==> flow/design.v <==
module  figure2Motion ( 
					input         Clk,                 
                             Reset,               
                             frame_clk,           
               input [9:0]   DrawX, DrawY,        
					input [7:0]	  keycode,				  
					output logic [9:0] figure2_x,
					output logic [9:0] figure2_y
              );
	parameter [9:0] figure2_X_Center = 10'd480;   
   parameter [9:0] figure2_Y_Center = 10'd360;   
   parameter [9:0] figure2_X_Min = 10'd340;        
   parameter [9:0] figure2_X_Max = 10'd639;      
   parameter [9:0] figure2_Y_Min = 10'd0;        
   parameter [9:0] figure2_Y_Max = 10'd440;      
   parameter [9:0] figure2_X_Step = 10'd1;       
   parameter [9:0] figure2_Y_Step = 10'd1;       
    logic [9:0] figure2_X_Pos, figure2_X_Motion, figure2_Y_Pos, figure2_Y_Motion;
    logic [9:0] figure2_X_Pos_in, figure2_Y_Pos_in; 
    logic frame_clk_delayed, frame_clk_rising_edge;
    always_ff @ (posedge Clk) begin
        frame_clk_delayed <= frame_clk;
        frame_clk_rising_edge <= (frame_clk == 1'b1) && (frame_clk_delayed == 1'b0);
    end
    always_ff @ (posedge Clk)
    begin
        if (Reset)  
        begin
            figure2_X_Pos <= figure2_X_Center;
            figure2_Y_Pos <= figure2_Y_Center;
        end
        else
        begin
            figure2_X_Pos <= figure2_X_Pos_in;
            figure2_Y_Pos <= figure2_Y_Pos_in;
        end
    end
	 always_comb
    begin
        figure2_X_Pos_in = figure2_X_Pos;
        figure2_Y_Pos_in = figure2_Y_Pos;
		  figure2_x = figure2_X_Pos;
		  figure2_y = figure2_Y_Pos; 
		  figure2_X_Motion = 10'd0;
        figure2_Y_Motion = 10'd0;
        if (frame_clk_rising_edge)
        begin
			 case(keycode)
				8'h50:  
					begin
					   figure2_X_Motion = (~(figure2_X_Step) + 1'b1);
						figure2_Y_Motion = 10'h000;
					end 
				8'h4F:  
					begin
						figure2_X_Motion = figure2_X_Step;
						figure2_Y_Motion = 10'h000;
					end
				8'h52:  
					begin
						figure2_Y_Motion = 10'h000; 
						figure2_X_Motion = 10'h000;
					end
				8'h51:  
					begin
						figure2_Y_Motion = 10'h000; 
						figure2_X_Motion = 10'h000;
					end
				default:
					begin
					end			 
				endcase  
            figure2_X_Pos_in = figure2_X_Pos + figure2_X_Motion;
            figure2_Y_Pos_in = figure2_Y_Pos + figure2_Y_Motion;
			end
    end
endmodule
* Step by step through the tools: figure2Motion
The steps from the RTL of figure2Motion to its reports follow in flow order. Line numbers count from 1 in the design file above. Operators carry their Yosys type and port widths (W data, S select, Z words). Not given: --
Set-up: top module figure2Motion, clock input Clk, library sky130hd, corner tt_025C_1v80

* Elaborated design
Counts by Yosys on the flattened word-level netlist (proc, flatten, opt, wreduce; memories kept). Register bits leave out memories and registers merged into their read ports (data or address); mux counts leave out enables and synchronous resets folded into registers. Print and check cells are left out. Cells with the same type and inputs are merged into one.
Operators by class: add/sub/neg operators 2, equality and inequality tests 2, multiplexer cells 3, bitwise gates (word level) 1, reductions and logical operators 1
Operators with widths (number):
- $add A10 B10 Y10 | 2
- $pmux W10 S2 | 1
- $mux W10 | 2
- $eq A8 B7 Y1 const B | 2
- $logic_and A1 B1 Y1 | 1
- $not A1 Y1 | 1
Word-level totals: register bits 22, input port bits 31, cells after elaboration 13

* Longest topological paths
Depth = most cells in a row (Yosys ltp): at word level without a register or memory, in the mapped netlist without a sequential cell, where the memories' decode and read muxes count.
Depth: word-level depth 4, ABC_AREA 0, gate-level depth with buffers 12

* Synthesis result
The flow's flattened synthesis, as Yosys stat reports it; memories are mapped. The netlist is that of the ABC_AREA named above (0 if unset); the other value can give another one. Totals and module areas in this step are rounded.
Cell types:
- sky130_fd_sc_hd__dfxtp_1 | number 12, area in all 240.23 µm²
- sky130_fd_sc_hd__ha_1 | number 9, area in all 112.608 µm²
- sky130_fd_sc_hd__buf_4 | number 10, area in all 75.072 µm²
- sky130_fd_sc_hd__nor2_1 | number 12, area in all 45.043 µm²
- sky130_fd_sc_hd__nor2b_1 | number 7, area in all 43.792 µm²
- sky130_fd_sc_hd__a21oi_1 | number 7, area in all 35.034 µm²
- sky130_fd_sc_hd__mux2i_1 | number 3, area in all 30.029 µm²
- sky130_fd_sc_hd__inv_1 | number 6, area in all 22.522 µm²
- sky130_fd_sc_hd__fa_1 | number 1, area in all 20.019 µm²
- sky130_fd_sc_hd__nor3_1 | number 4, area in all 20.019 µm²
- sky130_fd_sc_hd__a21oi_2 | number 2, area in all 17.517 µm²
- sky130_fd_sc_hd__xnor2_1 | number 2, area in all 17.517 µm²
- sky130_fd_sc_hd__a21o_1 | number 2, area in all 15.014 µm²
- sky130_fd_sc_hd__nand3_1 | number 3, area in all 15.014 µm²
- sky130_fd_sc_hd__o21ai_0 | number 3, area in all 15.014 µm²
- sky130_fd_sc_hd__a311o_2 | number 1, area in all 11.261 µm²
- sky130_fd_sc_hd__mux2_1 | number 1, area in all 11.261 µm²
- sky130_fd_sc_hd__a311o_1 | number 1, area in all 10.01 µm²
Not listed: further types 21, cells in them 23.
Mapped netlist: cell count 109, synthesis area 0.000897 mm², area of sequential cells 0.00024 mm², flip-flop cells 12, buffers 12

* Path before layout
Source: OpenSTA report_checks on the synthesized netlist (no wires, ideal clock, input and output delay 20% of the period each), path of least setup slack; recovery checks are left aside. Register names are those of the netlist, which keeps one name where synthesis merged equal registers.
Path after synthesis: path type in2reg, from input keycode[1], to register figure2_X_Pos[9], period 4.58 ns, setup time 0.123 ns, arrival 3.179 ns, data required time 4.457 ns, setup slack 1.278 ns, delay of the path 2.386 ns, driving pins on the path 10, path buffers 0, synthesis period reached 3.302 ns
"delay of the path" = arrival - input delay + setup time. "driving pins on the path" counts driving pins, that of a launching flip-flop among them; a cell with two outputs on the path counts twice. "synthesis period reached" is the clock period less the worst setup slack; recovery checks do not enter. This is arithmetic on one report: input and output delays are still those of the set period (20% each). Between the ends stands the longest chain of elaborated cells between them, by number of cells; it is not shown to be the way that was timed. Of several equally long chains one is given. Each line given opens the expression or statement behind the cell; cells for indexed reads and writes are added by Yosys, which also makes memories of some case tables.
Between the ends, after synthesis: cells stage by stage sky130_fd_sc_hd__nor3_1 > sky130_fd_sc_hd__nand3b_1 > sky130_fd_sc_hd__nor2_2 > sky130_fd_sc_hd__ha_1 > sky130_fd_sc_hd__a21oi_2 > sky130_fd_sc_hd__o22ai_1 > sky130_fd_sc_hd__a311o_2 > sky130_fd_sc_hd__a31oi_1 > sky130_fd_sc_hd__mux2i_1 > sky130_fd_sc_hd__mux2_1, cells in the longest elaborated chain 4, elaborated cells between the ends (all ways) 5, RTL lines with such cells 3, those cells by class add/sub (1); eq/ne (2); mux (2)
Ends and longest elaborated chain, after synthesis:
- start: declaration | RTL line 6 | input [7:0] keycode,
- $eq A8 B7 Y1 | RTL line 48 | case(keycode)
- $pmux W10 S2 | RTL line 48
- $mux W10 | RTL line 46 | if (frame_clk_rising_edge)
- $add A10 B10 Y10 | RTL line 73 | figure2_X_Pos_in = figure2_X_Pos + figure2_X_Motion;
- end: assignment | RTL line 29 | figure2_X_Pos <= figure2_X_Center;
- end: assignment | RTL line 34 | figure2_X_Pos <= figure2_X_Pos_in;
- end: declaration | RTL line 18 | logic [9:0] figure2_X_Pos, figure2_X_Motion, figure2_Y_Pos, figure2_Y_Motion;

* Path in the finished layout
From the final timing report of run 2: the path of least setup slack in the routed layout; clock arrival at registers is part of the times.
Path post-layout: path type in2reg, from input keycode[2], to register figure2_X_Pos[6], period 2.16 ns, setup time 0.10 ns, arrival 2.67 ns, data required time 2.34 ns, setup slack -0.33 ns, driving pins on the path 14, path buffers 2
Between the ends stands the longest chain of elaborated cells between them, by number of cells; it is not shown to be the way that was timed. Of several equally long chains one is given.
Between the ends, post-layout: cells stage by stage sky130_fd_sc_hd__buf_6 > sky130_fd_sc_hd__nor3_2 > sky130_fd_sc_hd__nand3b_1 > sky130_fd_sc_hd__buf_4 > sky130_fd_sc_hd__a21oi_2 > sky130_fd_sc_hd__ha_2 > sky130_fd_sc_hd__inv_2 > sky130_fd_sc_hd__fa_2 > sky130_fd_sc_hd__nor2b_4 > sky130_fd_sc_hd__o21ai_2 > sky130_fd_sc_hd__a21o_1 > sky130_fd_sc_hd__a21boi_2 > sky130_fd_sc_hd__o21ai_1 > sky130_fd_sc_hd__a311o_1, cells in the longest elaborated chain 4, elaborated cells between the ends (all ways) 5, RTL lines with such cells 3, those cells by class add/sub (1); eq/ne (2); mux (2)
Ends and longest elaborated chain, post-layout:
- start: declaration | RTL line 6 | input [7:0] keycode,
- $eq A8 B7 Y1 | RTL line 48 | case(keycode)
- $pmux W10 S2 | RTL line 48
- $mux W10 | RTL line 46 | if (frame_clk_rising_edge)
- $add A10 B10 Y10 | RTL line 73 | figure2_X_Pos_in = figure2_X_Pos + figure2_X_Motion;
- end: assignment | RTL line 29 | figure2_X_Pos <= figure2_X_Center;
- end: assignment | RTL line 34 | figure2_X_Pos <= figure2_X_Pos_in;
- end: declaration | RTL line 18 | logic [9:0] figure2_X_Pos, figure2_X_Motion, figure2_Y_Pos, figure2_Y_Motion;

Hand-over note for figure2Motion

Module figure2Motion, platform sky130hd: 2 stored runs of the flow (Yosys, OpenROAD) with differing settings, in no particular order. Input and output delays are each 20% of the period that was set; the output load is 0.01 pF.
By "achieved clock period" is meant the clock period of the run minus its worst setup slack. This is arithmetic on one report: input and output delays are still those of the set period (20% each).
By "worst path time" is meant the share of the clock period that the worst setup path is allowed (20% is reserved at inputs, 20% at outputs), minus its slack. Clock arrival times at its registers enter into it.
By "total design power" is meant OpenSTA's value without simulated activity: inputs other than the clock are taken to toggle once in ten clock periods, and the tool carries that through the logic.
Values from the reports are rounded here.

[run 1] flow files
==> flow/run.sh <==
#!/bin/bash
# the make line also repeats the synthesis and layout settings of config.mk as NAME=value (left out here)
make -C /OpenROAD-flow-scripts/flow DESIGN_CONFIG=/design/flow/config.mk WORK_HOME=/design/flow/orfs CLKGATE_MAP_FILE= finish
==> flow/config.mk <==
export PLATFORM = sky130hd
export DESIGN_NAME = figure2Motion
export DESIGN_NICKNAME = figure2Motion
export VERILOG_FILES = /design/flow/design.v
export SDC_FILE = /design/flow/constraint.sdc
export NUM_CORES = 4
export LEC_CHECK = 0
export CAP_MARGIN = 30
export CELL_PAD_IN_SITES_DETAIL_PLACEMENT = 2
export CORE_ASPECT_RATIO = 0.88
export CORE_MARGIN = 6
export CORE_UTILIZATION = 64
export GPL_ROUTABILITY_DRIVEN = 1
export MAX_ROUTING_LAYER = met4
export PLACE_DENSITY_LB_ADDON = 0.28
export SLEW_MARGIN = 20
export TNS_END_PERCENT = 100
==> flow/constraint.sdc <==
create_clock -name core_clock -period 3.82 [get_ports {Clk}]
set_input_delay 0.7640 -clock core_clock [delete_from_list [all_inputs] [get_ports {Clk}]]
set_output_delay 0.7640 -clock core_clock [all_outputs]
set_load 0.01 [all_outputs]

[run 1] result: no results, placement failed with DPL-0033

[run 2] flow files
==> flow/run.sh <==
#!/bin/bash
# the make line also repeats the synthesis and layout settings of config.mk as NAME=value (left out here)
make -C /OpenROAD-flow-scripts/flow DESIGN_CONFIG=/design/flow/config.mk WORK_HOME=/design/flow/orfs CLKGATE_MAP_FILE= finish
==> flow/config.mk <==
export PLATFORM = sky130hd
export DESIGN_NAME = figure2Motion
export DESIGN_NICKNAME = figure2Motion
export VERILOG_FILES = /design/flow/design.v
export SDC_FILE = /design/flow/constraint.sdc
export NUM_CORES = 4
export LEC_CHECK = 0
export CAP_MARGIN = 0
export CORE_MARGIN = 2
export CORE_UTILIZATION = 32
export PLACE_DENSITY_LB_ADDON = 0.0
export SLEW_MARGIN = 20
export TNS_END_PERCENT = 45
==> flow/constraint.sdc <==
create_clock -name core_clock -period 2.16 [get_ports {Clk}]
set_input_delay 0.4320 -clock core_clock [delete_from_list [all_inputs] [get_ports {Clk}]]
set_output_delay 0.4320 -clock core_clock [all_outputs]
set_load 0.01 [all_outputs]

[run 2] result: synthesis area 0.000897 mm²; die footprint 0.00324 mm²; final utilization 54.6 %; smallest setup slack -0.334 ns; final setup TNS -1.09 ns; worst-case hold slack 0.390 ns; total design power 0.527 mW; achieved clock period 2.494 ns; worst path time 2.06 ns; worst setup path type in2reg

End of note.
