==> flow/design.v <==
module  figure1Motion ( 
					input         Clk,                 
                             Reset,               
                             frame_clk,           
               input [9:0]   DrawX, DrawY,        
					input [7:0]	  keycode,				  
					output logic [9:0] figure1_x,
					output logic [9:0] figure1_y
              );
	parameter [9:0] figure1_X_Center = 10'd160;   
   parameter [9:0] figure1_Y_Center = 10'd360;   
   parameter [9:0] figure1_X_Min = 10'd40;        
   parameter [9:0] figure1_X_Max = 10'd300;      
   parameter [9:0] figure1_Y_Min = 10'd0;        
   parameter [9:0] figure1_Y_Max = 10'd440;      
   parameter [9:0] figure1_X_Step = 10'd1;       
   parameter [9:0] figure1_Y_Step = 10'd1;       
    logic [9:0] figure1_X_Pos, figure1_X_Motion, figure1_Y_Pos, figure1_Y_Motion;
    logic [9:0] figure1_X_Pos_in, figure1_Y_Pos_in; 
    logic frame_clk_delayed, frame_clk_rising_edge;
    always_ff @ (posedge Clk) begin
        frame_clk_delayed <= frame_clk;
        frame_clk_rising_edge <= (frame_clk == 1'b1) && (frame_clk_delayed == 1'b0);
    end
    always_ff @ (posedge Clk)
    begin
        if (Reset)  
        begin
            figure1_X_Pos <= figure1_X_Center;
            figure1_Y_Pos <= figure1_Y_Center;
        end
        else
        begin
            figure1_X_Pos <= figure1_X_Pos_in;
            figure1_Y_Pos <= figure1_Y_Pos_in;
        end
    end
	 always_comb
    begin
        figure1_X_Pos_in = figure1_X_Pos;
        figure1_Y_Pos_in = figure1_Y_Pos;
		  figure1_x = figure1_X_Pos;
		  figure1_y = figure1_Y_Pos; 
		  figure1_X_Motion = 10'd0;
        figure1_Y_Motion = 10'd0;
        if (frame_clk_rising_edge)
        begin
			 case(keycode)
				8'h04:  
					begin
					   figure1_X_Motion = (~(figure1_X_Step) + 1'b1);
						figure1_Y_Motion = 10'h000;
					end 
				8'h07:  
					begin
						figure1_X_Motion = figure1_X_Step;
						figure1_Y_Motion = 10'h000;
					end
				8'h1a:  
					begin
						figure1_Y_Motion = 10'h000; 
						figure1_X_Motion = 10'h000;
					end
				8'h16:  
					begin
						figure1_Y_Motion = 10'h000; 
						figure1_X_Motion = 10'h000;
					end
				default:
					begin
					end			 
				endcase     
            figure1_X_Pos_in = figure1_X_Pos + figure1_X_Motion;
            figure1_Y_Pos_in = figure1_Y_Pos + figure1_Y_Motion;
			end
    end
endmodule
== Step by step through the tools: figure1Motion ==
The steps from the RTL of figure1Motion to its reports follow in flow order.
Line numbers count from 1 in the design file above.
Operators: Yosys type, input widths -> output width; for muxes data width and select width s.
Cell names lack the library's common part.
The mark - stands for no value.
Design
  design top: figure1Motion
  clock: Clk
  library: sky130hd
  timing corner: tt_025C_1v80

== After elaboration ==
Source: Yosys, flattened and elaborated, memories not mapped. Widths are those after wreduce; folded enables and synchronous resets count as part of the registers. Registers that Yosys merges into a memory's read port (data or address) are not register bits. Print and check cells do not count. Equal cells are merged and count once.
Operators by class
  bitwise logic cells: 1
  add/sub/neg operators: 2
  equal/unequal tests: 2
  mux-type cells: 3
  reduce/logical cells: 1
Operators by type and width (count)
  $add 10x10->10: 2
  $pmux 10 s2: 1
  $mux 10: 2
  $eq 8x3->1 const B: 2
  $logic_and 1x1->1: 1
  $not 1->1: 1
Word-level totals
  bits of input ports: 31
  output and inout port bits: 20
  register bits: 22

== Depth ==
Longest topological path by Yosys (ltp), each cell counted once; first at word level (registers and memories cut), then after technology mapping (sequential cells cut; the memories' decode and read muxes count).
Depth
  depth in word-level cells: 4
  ABC_AREA: 0
  gate-level depth with buffers: 12

== Mapped cells and area ==
Yosys stat after the flow's synthesis: flattened, memories mapped to cells. It holds for the ABC_AREA given above (unset counts as 0); a run with the other value may have another netlist.
Cells by type (count)
  dfxtp_1: 12
  ha_1: 9
  buf_4: 10
  a21oi_1: 8
  mux2i_1: 4
  xnor2_1: 4
  nor2_1: 9
  nor2b_1: 5
  mux2_4: 2
  buf_12: 1
  fa_1: 1
  inv_1: 5
  xor2_1: 2
  a211oi_1: 2
  a21o_1: 2
  nand3b_1: 2
  o21ai_0: 3
  nand2b_1: 2
Not listed: further types 17, cells in them 23.
Synthesis totals
  flip-flop cells: 12
  cells in the netlist: 106
  area of sequential cells: 240.2 µm²
  chip area (Yosys): 934.6 µm²

== Worst setup path after synthesis ==
OpenSTA on the mapped netlist: ideal clock, no wires. The path of least setup slack (recovery checks aside). Input and output delay are each 20% of the period. Register names are those of the netlist, which keeps one name where synthesis merged equal registers.
Path after synthesis
  path type: input port to flip-flop
  from: in keycode[5]
  to: reg figure1_X_Pos[9]
  delay of the path: 2.533 ns
  stages on the path: 11
  arrival time: 3.324 ns
  clock period: 4.56 ns
  time at the first pin: 0.912 ns
  buffers on the path: 0
  library setup time: 0.121 ns
  slack: 1.114 ns
  synthesis period reached: 3.446 ns
"delay of the path" = arrival - input delay + setup time.
"stages on the path" counts driving pins, that of a launching flip-flop among them; a cell with two outputs on the path counts twice.
"synthesis period reached" is the clock period less the worst setup slack; recovery checks do not enter. This is arithmetic on one report: input and output delays are still those of the set period (20% each).
The rows between start and end are the longest chain of elaborated cells between them; the timing report does not say that the signal goes this way. Where chains are equally long, one stands for them.
Each line given opens the expression or statement behind the cell; cells for indexed reads and writes are added by Yosys, which also makes memories of some case tables.
Between the ends, after synthesis
  cells stage by stage: nor4_1 -> nand3b_1 -> or3_4 -> clkinv_2 -> ha_1 -> a21oi_1 -> nor2b_1 -> a311o_1 -> a21oi_1 -> mux2_4 -> mux2_4
  cells in the longest elaborated chain: 4
RTL lines, path after synthesis
  start, declared: line 6  | input [7:0] keycode,
  $eq 8x3->1: line 48  | case(keycode)
  $pmux 10 s2: line 48
  $mux 10: line 46  | if (frame_clk_rising_edge)
  $add 10x10->10: line 73  | figure1_X_Pos_in = figure1_X_Pos + figure1_X_Motion;
  end, assigned: line 29  | figure1_X_Pos <= figure1_X_Center;
  end, assigned: line 34  | figure1_X_Pos <= figure1_X_Pos_in;
  end, declared: line 18  | logic [9:0] figure1_X_Pos, figure1_X_Motion, figure1_Y_Pos, figure1_Y_Motion;

== Path in the finished layout ==
Path of least setup slack in the final report of entry A (OpenROAD, finished layout, wires in). Where an end is a register, its clock arrival counts in the times.
Path after layout
  path type: input port to flip-flop
  from: in keycode[0]
  to: reg figure1_X_Pos[9]
  slack: -0.36 ns
  arrival time: 2.94 ns
  stages on the path: 9
  buffers on the path: 1
  library setup time: 0.11 ns
  clock period: 2.44 ns
  time at the first pin: 0.49 ns
The rows between start and end are the longest chain of elaborated cells between them; the timing report does not say that the signal goes this way. Where chains are equally long, one stands for them.
Between the ends, after layout
  cells stage by stage: clkdlybuf4s50_1 -> or3_4 -> clkinv_8 -> ha_1 -> nor2b_1 -> a311o_1 -> a21oi_2 -> mux2_4 -> mux2_4
  cells in the longest elaborated chain: 4
RTL lines, path after layout
  start, declared: line 6  | input [7:0] keycode,
  $eq 8x3->1: line 48  | case(keycode)
  $pmux 10 s2: line 48
  $mux 10: line 46  | if (frame_clk_rising_edge)
  $add 10x10->10: line 73  | figure1_X_Pos_in = figure1_X_Pos + figure1_X_Motion;
  end, assigned: line 29  | figure1_X_Pos <= figure1_X_Center;
  end, assigned: line 34  | figure1_X_Pos <= figure1_X_Pos_in;
  end, declared: line 18  | logic [9:0] figure1_X_Pos, figure1_X_Motion, figure1_Y_Pos, figure1_Y_Motion;

--- measured runs ---
2 stored runs of figure1Motion in the flow (synthesis by Yosys, layout by OpenROAD, sky130hd cells), in arbitrary order. Constraints: input delay and output delay 20% of the set period each, output load 0.01 pF.
"finish__power__total": no workload was simulated; the value follows from the tool's default switching activity.

settings of entry A
{
  "period_ns": 2.44,
  "CORE_UTILIZATION": 16,
  "SETUP_SLACK_MARGIN": 0.01,
  "PLACE_DENSITY": 0.47,
  "CELL_PAD_IN_SITES_DETAIL_PLACEMENT": 2,
  "CTS_CLUSTER_SIZE": 80,
  "CTS_CLUSTER_DIAMETER": 22,
  "CAP_MARGIN": 25,
  "SLEW_MARGIN": 30,
  "MIN_ROUTING_LAYER": "met1",
  "CORE_MARGIN": 2
}
report of entry A
yosys chip area after synthesis (um^2): 934.6
finish__design__die__area: 6469.0
finish__design__instance__area__stdcell: 1595.3
finish__timing__setup__ws: -0.364
finish__timing__setup__tns: -1.663
finish__power__total: 4.657e-04

settings of entry B
{
  "period_ns": 6.2,
  "CORE_UTILIZATION": 22,
  "PLACE_DENSITY_LB_ADDON": 0.11,
  "CORE_ASPECT_RATIO": 1.89,
  "CORE_MARGIN": 8,
  "CELL_PAD_IN_SITES_DETAIL_PLACEMENT": 2,
  "GPL_TIMING_DRIVEN": 0,
  "CTS_CLUSTER_DIAMETER": 376,
  "CAP_MARGIN": 0,
  "SLEW_MARGIN": 25
}
report of entry B
yosys chip area after synthesis (um^2): 934.6
finish__design__die__area: 6696.4
finish__design__instance__area__stdcell: 1270.0
finish__timing__setup__ws: 1.967
finish__timing__setup__tns: 0.000
finish__power__total: 1.853e-04
--- end ---
